==> flow/design.v <==
`timescale 1ns / 1ps
module jenkins(
    input CLOCK,
	input sample,
    input [7:0] value,
    output [31:0] hash,
	output complete
    );
	reg [31:0] work = 0;
	reg [31:0] out = 0;
	reg started = 0;
	reg complete_int = 0;
	wire [31:0] c1 = work + value;
	wire [31:0] c2 = c1 + (c1 << 10);
	wire [31:0] c3 = c2 ^ (c2 >> 6);
	wire [31:0] o1 = work + (work << 3);
	wire [31:0] o2 = o1 ^ (o1 >> 11);
	wire [31:0] o3 = o2 + (o2 << 15);
	always @(posedge CLOCK) begin
		if (sample) begin
			work <= c3;
			started <= 1;
			complete_int <= 0;
		end else if (started && !sample) begin
			started <= 0;
			complete_int <= 1;
		end else if (!started) begin
			complete_int <= 0;
			work <= 0;
			started <= 0;
			complete_int <= 0;
		end
		out <= o3;
	end
	assign hash = out;
	assign complete = complete_int;
endmodule
# == Tool chain data of jenkins ==
# Tool output for the design above, in the order of the flow.
# Lines are those of the file above, counted from 1.
# The mark - stands for no value.
# inputs
top_module,jenkins
clock,CLOCK
lib,sky130hd
lib_corner,tt_025C_1v80

# == Word level ==
# Counts by Yosys on the flattened word-level netlist (proc, flatten, opt, wreduce; memories kept). Register bits leave out memories and registers merged into their read ports (data or address). Print and check cells are left out. Cells with the same type and inputs are merged into one.
# op_classes
addsub,4
n_eq,3
mux,7
logic,2
n_reduce_logical,3
# ops
operator,count
32-bit adder,3
32-bit 2-to-1 mux,3
32-bit by 21-bit bitwise XOR with 32-bit output,1
32-bit by 26-bit bitwise XOR with 32-bit output,1
32-bit by 8-bit adder with 32-bit output,1
2-bit inequality test with constant B,2
1-bit 2-to-1 mux,4
2-bit by 1-bit inequality test with 1-bit output with constant B,1
2-bit AND reduction,1
1-bit logical AND,1
1-bit logical NOT,1
# word_totals
register_bits,66
wordCells,23

# == Depth ==
# Longest topological path by Yosys (ltp), each cell counted once; first at word level (registers and memories cut), then after technology mapping (sequential cells cut; the memories' decode and read muxes count).
# depth
ltp_word,4
abc_area,0
mapped_depth,24
ltp_nobuf,24

# == Synthesis result ==
# The flow's flattened synthesis, as Yosys stat reports it; memories are mapped. The netlist is that of the ABC_AREA named above (0 if unset); the other value can give another one.
# Totals and module areas in this step are rounded.
# mapped
stdcells,689
yosys_area_um2,6140
flip_flops,66
buffers,10
# types
type,count,type_area_um2
sky130_fd_sc_hd__edfxtp_1,32,960.922
sky130_fd_sc_hd__ha_1,72,900.864
sky130_fd_sc_hd__xnor2_1,84,735.706
sky130_fd_sc_hd__dfxtp_1,34,680.653
sky130_fd_sc_hd__xor2_1,42,367.853
sky130_fd_sc_hd__nor2_1,72,270.259
sky130_fd_sc_hd__a21oi_1,42,210.202
sky130_fd_sc_hd__a21o_1,22,165.158
sky130_fd_sc_hd__o21ai_0,27,135.13
sky130_fd_sc_hd__nand2_1,31,116.362
sky130_fd_sc_hd__nand3_1,22,110.106
sky130_fd_sc_hd__inv_1,29,108.854
sky130_fd_sc_hd__o21bai_1,14,105.101
sky130_fd_sc_hd__nor3_1,18,90.086
sky130_fd_sc_hd__fa_1,4,80.077
sky130_fd_sc_hd__and2_1,12,75.072
sky130_fd_sc_hd__nand4_1,10,62.56
sky130_fd_sc_hd__and3_1,8,50.048
# Other cell types: 49; their cells: 114.

# == Worst setup path after synthesis ==
# Source: OpenSTA report_checks on the synthesized netlist (no wires, ideal clock, input and output delay 20% of the period each), path of least setup slack; recovery checks are left aside. Register names are those of the netlist, which keeps one name where synthesis merged equal registers.
# synth_timing
path_type,input -> register
startpoint,input value[0]
endpoint,register work[25]
period_ps,7700
setup_ps,258
launch_ps,1540
arrival_ps,5787
t_required_ps,7442
setup_slack_ps,1655
path_delay_ps,4505
stages,22
n_path_buf,0
synth_period_reached_ps,6045
# "path_delay_ps" = arrival - input delay + setup time.
# "stages" counts driving pins, that of a launching flip-flop among them; a cell with two outputs on the path counts twice.
# "synth_period_reached_ps" = period - worst setup slack (recovery checks aside). The figure is calculated, with input and output delays left at 20% of the set period.
# The rows between start and end are the longest chain of elaborated cells between them; the timing report does not say that the signal goes this way. Where chains are equally long, one stands for them.
# A line is the first line of the expression or statement that the cell stems from. Yosys adds cells for indexed reads and writes and turns some case tables into memories.
# synth_between
path_cell_list,sky130_fd_sc_hd__ha_1 -> sky130_fd_sc_hd__fa_1 -> sky130_fd_sc_hd__a21o_1 -> sky130_fd_sc_hd__a21oi_1 -> sky130_fd_sc_hd__o21bai_1 -> sky130_fd_sc_hd__a21oi_1 -> sky130_fd_sc_hd__o21ai_0 -> sky130_fd_sc_hd__a21oi_1 -> sky130_fd_sc_hd__nor3_1 -> sky130_fd_sc_hd__and4_1 -> sky130_fd_sc_hd__and2_1 -> sky130_fd_sc_hd__xor2_1 -> sky130_fd_sc_hd__ha_1 -> sky130_fd_sc_hd__and3_1 -> sky130_fd_sc_hd__nand3_1 -> sky130_fd_sc_hd__or2_2 -> sky130_fd_sc_hd__a2111oi_0 -> sky130_fd_sc_hd__o41ai_2 -> sky130_fd_sc_hd__a21oi_1 -> sky130_fd_sc_hd__o31a_1 -> sky130_fd_sc_hd__and3_1 -> sky130_fd_sc_hd__mux2i_1
elab_chain_cells,4
cells_between,4
lines_between,4
# synth_rtl
item,line_no,rtl
start: declaration,5,"input [7:0] value,"
32-bit by 8-bit adder with 32-bit output,13,wire [31:0] c1 = work + value;
32-bit adder,14,wire [31:0] c2 = c1 + (c1 << 10);
32-bit by 26-bit bitwise XOR with 32-bit output,15,wire [31:0] c3 = c2 ^ (c2 >> 6);
32-bit 2-to-1 mux,20,if (sample) begin
end: assignment,21,work <= c3;
end: assignment,29,work <= 0;
end: declaration,9,reg [31:0] work = 0;

# == Timing after layout ==
# From the final timing report of stored run 2: the path of least setup slack in the routed layout; clock arrival at registers is part of the times.
# The path's times are printed in steps of 10 ps; the period is the one set.
# layout_timing
path_type,register -> register
startpoint,register work[8]
endpoint,register out[31]
period_ps,5050
setup_ps,70
launch_ps,350
arrival_ps,5410
t_required_ps,5320
setup_slack_ps,-90
stages,24
n_path_buf,1
# The rows between start and end are the longest chain of elaborated cells between them; the timing report does not say that the signal goes this way. Where chains are equally long, one stands for them.
# layout_between
path_cell_list,sky130_fd_sc_hd__edfxtp_1 -> sky130_fd_sc_hd__ha_1 -> sky130_fd_sc_hd__or3_4 -> sky130_fd_sc_hd__a21oi_4 -> sky130_fd_sc_hd__buf_4 -> sky130_fd_sc_hd__a2111oi_4 -> sky130_fd_sc_hd__a2111oi_4 -> sky130_fd_sc_hd__o21bai_2 -> sky130_fd_sc_hd__a221oi_4 -> sky130_fd_sc_hd__o221ai_2 -> sky130_fd_sc_hd__a21oi_2 -> sky130_fd_sc_hd__xnor2_2 -> sky130_fd_sc_hd__xor2_2 -> sky130_fd_sc_hd__ha_4 -> sky130_fd_sc_hd__nand3_2 -> sky130_fd_sc_hd__o211ai_1 -> sky130_fd_sc_hd__o41a_1 -> sky130_fd_sc_hd__nand4_1 -> sky130_fd_sc_hd__nand4_1 -> sky130_fd_sc_hd__a31oi_2 -> sky130_fd_sc_hd__o21bai_1 -> sky130_fd_sc_hd__a21oi_2 -> sky130_fd_sc_hd__xnor2_2 -> sky130_fd_sc_hd__xor2_1
elab_chain_cells,3
cells_between,3
lines_between,3
# layout_rtl
item,line_no,rtl
start: declaration,9,reg [31:0] work = 0;
start: assignment,21,work <= c3;
start: assignment,29,work <= 0;
32-bit adder,16,wire [31:0] o1 = work + (work << 3);
32-bit by 21-bit bitwise XOR with 32-bit output,17,wire [31:0] o2 = o1 ^ (o1 >> 11);
32-bit adder,18,wire [31:0] o3 = o2 + (o2 << 15);
end: assignment,33,out <= o3;
end: declaration,10,reg [31:0] out = 0;

# Module jenkins, platform sky130hd: 2 stored runs of the flow (Yosys, OpenROAD) with differing settings, in no particular order. Input and output delays are each 20% of the period that was set; the output load is 0.01 pF.
# "achieved_clock_period_ps" = clock period - worst setup slack. The figure is calculated, with input and output delays left at 20% of the set period.
# "critical_path_time_ps" = time allowed to the worst setup path (clock period - input delay - output delay, where it has them) - its slack; a late launch clock adds to it, a late capture clock takes from it.
# "critical_path_time_ps" is given in steps of 10 ps.
# Results are given in rounded form.
# Among the settings, . means not set for that run.
# Results: . = not shown.
run name,period_ns,CORE_UTILIZATION,PLACE_DENSITY_LB_ADDON,CORE_ASPECT_RATIO,GPL_TIMING_DRIVEN,MAX_ROUTING_LAYER,CAP_MARGIN,CORE_MARGIN,SLEW_MARGIN,setup_tns_ps,die_um2,worst_hold_slack_ps,final_util_pct,yosys_chip_area_um2,critical_path_time_ps,worstPathKind,finish.stdcell_area_um2,achieved_clock_period_ps,setup_ws_ps
stored run 1,5.19,69,0.24,1.38,1,met5,20,2,20,.,.,.,.,.,.,.,.,.,.
stored run 2,5.05,40,.,.,.,.,20,2,20,-133,16400,462,60.7,6140,5140,register -> register,9160,5142,-92
# Stored run 1: no results, clock tree synthesis failed with DPL-0033
