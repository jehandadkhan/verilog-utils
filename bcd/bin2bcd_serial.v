==> flow/design.v <==
`timescale 1ns / 1ps
module bin2bcd_serial #(
  parameter BINARY_BITS        = 16,  
  parameter BCD_DIGITS         = 5   
  ) (
    input wire clock,
    input wire start,
    input wire [BINARY_BITS-1:0] binary_in,
    output wire [4*BCD_DIGITS-1:0] bcd_out,     
    output wire done                            
  );
  reg [BINARY_BITS-1:0] binary_shift = 0;
  reg [$clog2(BINARY_BITS):0] binary_count = 0;
  assign done = binary_count == 0;
  always @(posedge clock) begin
      if(start) begin
          binary_shift <= binary_in;
          binary_count <= BINARY_BITS;
      end else if (binary_count != 0) begin
          binary_shift <= { binary_shift[BINARY_BITS-2:0], 1'b0 };
          binary_count <= binary_count - 1'b1;
      end
  end
  wire [BCD_DIGITS:0] bcd_carry;
  assign bcd_carry[0] = binary_shift[BINARY_BITS-1];  
  wire clock_enable   = start | ~done;
  genvar j;
  generate
    for (j = 0; j < BCD_DIGITS; j=j+1) begin: DIGITS
      bcd_digit digit (
          .clock(   clock ),
          .init(    start ),
          .mod_in(  bcd_carry[j] ),
          .mod_out( bcd_carry[j+1] ),
          .digit(   bcd_out[4*j +: 4] ),
          .ce( clock_enable )
      );
    end
  endgenerate
endmodule
module bcd_digit (
  input wire clock,
  input wire ce,
  input wire init,
  input wire mod_in,
  output wire mod_out,
  output reg [3:0] digit
  );
  wire fiveOrMore = digit >= 5;
  assign mod_out  = fiveOrMore & ~init;
  always @(posedge clock) begin
    if (ce) begin
      digit[0] <= mod_in;
      digit[1] <= ~init & (~mod_out ? digit[0] : ~digit[0]);
      digit[2] <= ~init & (~mod_out ? digit[1] : digit[1] == digit[0]);
      digit[3] <= ~init & (~mod_out ? digit[2] : digit[0] & digit[3]);
    end
  end
endmodule
## Tool chain data of bin2bcd_serial

The steps from the RTL of bin2bcd_serial to its reports follow in flow order.
Lines are those of the file above, counted from 1.
Operators: Yosys type, input widths -> output width; for muxes data width and select width s.
Library cell names are shortened.
A cell with - has no value.

- Design top: bin2bcd_serial
- Clock: clock
- Standard-cell library: sky130hd
- Corner: tt_025C_1v80

## Elaborated design

Counts by Yosys on the flattened word-level netlist (proc, flatten, opt, wreduce; memories kept). Register bits leave out memories and registers merged into their read ports (data or address). Print and check cells are left out. Cells with the same type and inputs are merged into one.

- Register bits after elaboration: 41
- Latch bits: 0
- RAM bits: 0
- Bits in read-only memories: 0
- Word width x clocked read ports: 0
- Memory cells: 0
- Input port bits: 18
- Output and inout bits: 21

- $add $sub $neg: 1
- Multipliers: 0
- Div/mod/pow operators: 0
- Magnitude comparators: 5
- Equal/unequal tests: 5
- Shifts and indexed selects: 0
- Muxes and demuxes: 17
- Bitwise gates (word level): 33
- Reduce/logical cells: 3

Operators by type and width:

| kind | number |
|---|---|
| $mux 16 | 2 |
| $and 1x1->1 | 25 |
| $ge 4x3->1 const B | 5 |
| $mux 1 | 15 |
| $not 1->1 | 7 |
| $eq 1x1->1 | 5 |
| $sub 5x1->5 const B | 1 |
| $logic_not 5->1 | 1 |
| $reduce_bool 5->1 | 1 |
| $reduce_bool 2->1 | 1 |
| $or 1x1->1 | 1 |

## Logic depth

Yosys ltp: most cells in a row. Word level: on the elaborated netlist, between registers, memories and ports. Mapped: between sequential cells and ports; inverters and the memories' decode and read muxes count.

- Depth in word-level cells: 4
- ABC_AREA: 0
- Mapped depth: 5
- Depth with buffers taken out: 5

## Synthesis result

The flow's flattened synthesis, as Yosys stat reports it; memories are mapped. The netlist is that of the ABC_AREA named above (0 if unset); the other value can give another one.
Totals and module areas in this step are rounded.

Cells by type:

| type | number |
|---|---|
| edfxtp_1 | 36 |
| mux2_2 | 25 |
| ha_1 | 11 |
| dfxtp_1 | 5 |
| nor2_1 | 24 |
| or3b_2 | 6 |
| a21oi_1 | 10 |
| inv_1 | 12 |
| nand2b_1 | 5 |
| xnor2_1 | 3 |
| buf_2 | 5 |
| nor4b_4 | 1 |
| nand2_1 | 5 |
| nor3_1 | 3 |
| a211oi_1 | 1 |
| a21o_1 | 1 |
| or2b_1 | 1 |
| and2_1 | 1 |

Not listed: further types 3, cells in them 3.

- Mapped cells: 158
- Mapped area: 2020 um^2
- Sequential part of the area: 1180 um^2
- Mapped flip-flops: 41
- Buffer cells: 6

By module: a second synthesis without flattening, with its own total; a netlist apart from the flattened one above.

- Cell total of the unflattened synthesis: 159
- Area total of the unflattened synthesis: 2090 um^2

Rows give one instance, submodules left out.

By module:

| module | instances | cells | area (um^2) | seq. area (um^2) |
|---|---|---|---|---|
| bcd_digit | 5 | 20 | 234 | 120 |
| bin2bcd_serial | 1 | 59 | 922 | 581 |

## Timing after synthesis

Path of least setup slack by OpenSTA after synthesis, without wires, with an ideal clock, recovery checks aside; 20% of the period is set as input and as output delay. Where synthesis merged equal registers, the netlist keeps one of their names.

- Path type: input to register
- Start point: input port start
- End point: register DIGITS[0].digit.digit[0]
- Clock period: 2.88 ns
- External input delay: 0.576 ns
- Library setup time: 0.394 ns
- Time at the first pin: 0.576 ns
- Arrival: 1.820 ns
- Data required time: 2.486 ns
- Slack: 0.666 ns
- Delay of the path: 1.638 ns
- Stages on the path: 3
- Buffers on the path: 2
- Synthesis period reached: 2.214 ns

"delay of the path" is the arrival time less input delay plus setup time.
"stages on the path" counts driving pins, that of a launching flip-flop among them; a cell with two outputs on the path counts twice.
"synthesis period reached" = period - worst setup slack (recovery checks aside). The figure is calculated, with input and output delays left at 20% of the set period.
The rows between start and end are the longest chain of elaborated cells between them; the timing report does not say that the signal goes this way. Where chains are equally long, one stands for them.
Each line given opens the expression or statement behind the cell; cells for indexed reads and writes are added by Yosys, which also makes memories of some case tables.

- Cell sequence: buf_2 -> clkbuf_1 -> or2b_1
- Cells in the longest elaborated chain: 1

Ends and longest elaborated chain, post-synthesis:

| item | RTL line | text |
|---|---|---|
| start: declaration | 7 | `input wire start,` |
| $or 1x1->1 | 26 | `wire clock_enable   = start \| ~done;` |
| end: assignment | 53 | `digit[0] <= mod_in;` |
| end: declaration | 47 | `output reg [3:0] digit` |

Subject: bin2bcd_serial on sky130hd, stored results

Hello all,

Below are 2 stored runs of the flow (Yosys, OpenROAD; platform sky130hd) on bin2bcd_serial, each with its settings, unordered. Constraints: input delay and output delay 20% of the set period each, output load 0.01 pF.
Settings: n/a = not set for that run.

| setting or result | entry A | entry B |
|---|---|---|
| period_ns | 1.51 | 1.48 |
| CORE_UTILIZATION | 62 | 72 |
| SETUP_SLACK_MARGIN | -0.15 | 0.35 |
| PLACE_DENSITY_LB_ADDON | 0.24 | 0.17 |
| CORE_MARGIN | 6 | 2 |
| CELL_PAD_IN_SITES_GLOBAL_PLACEMENT | 2 | 1 |
| TNS_END_PERCENT | 10 | 65 |
| GPL_ROUTABILITY_DRIVEN | 1 | n/a |
| CTS_CLUSTER_SIZE | 40 | 86 |
| CTS_CLUSTER_DIAMETER | 166 | n/a |
| CAP_MARGIN | 30 | 20 |
| SLEW_MARGIN | 20 | 20 |
| CORE_ASPECT_RATIO | n/a | 1.05 |
| ABC_AREA | n/a | 1 |
| MAX_ROUTING_LAYER | n/a | met4 |

Entry A: did not finish, placement stopped with FLW-0024
Entry B: did not finish, placement stopped with FLW-0024

Thanks
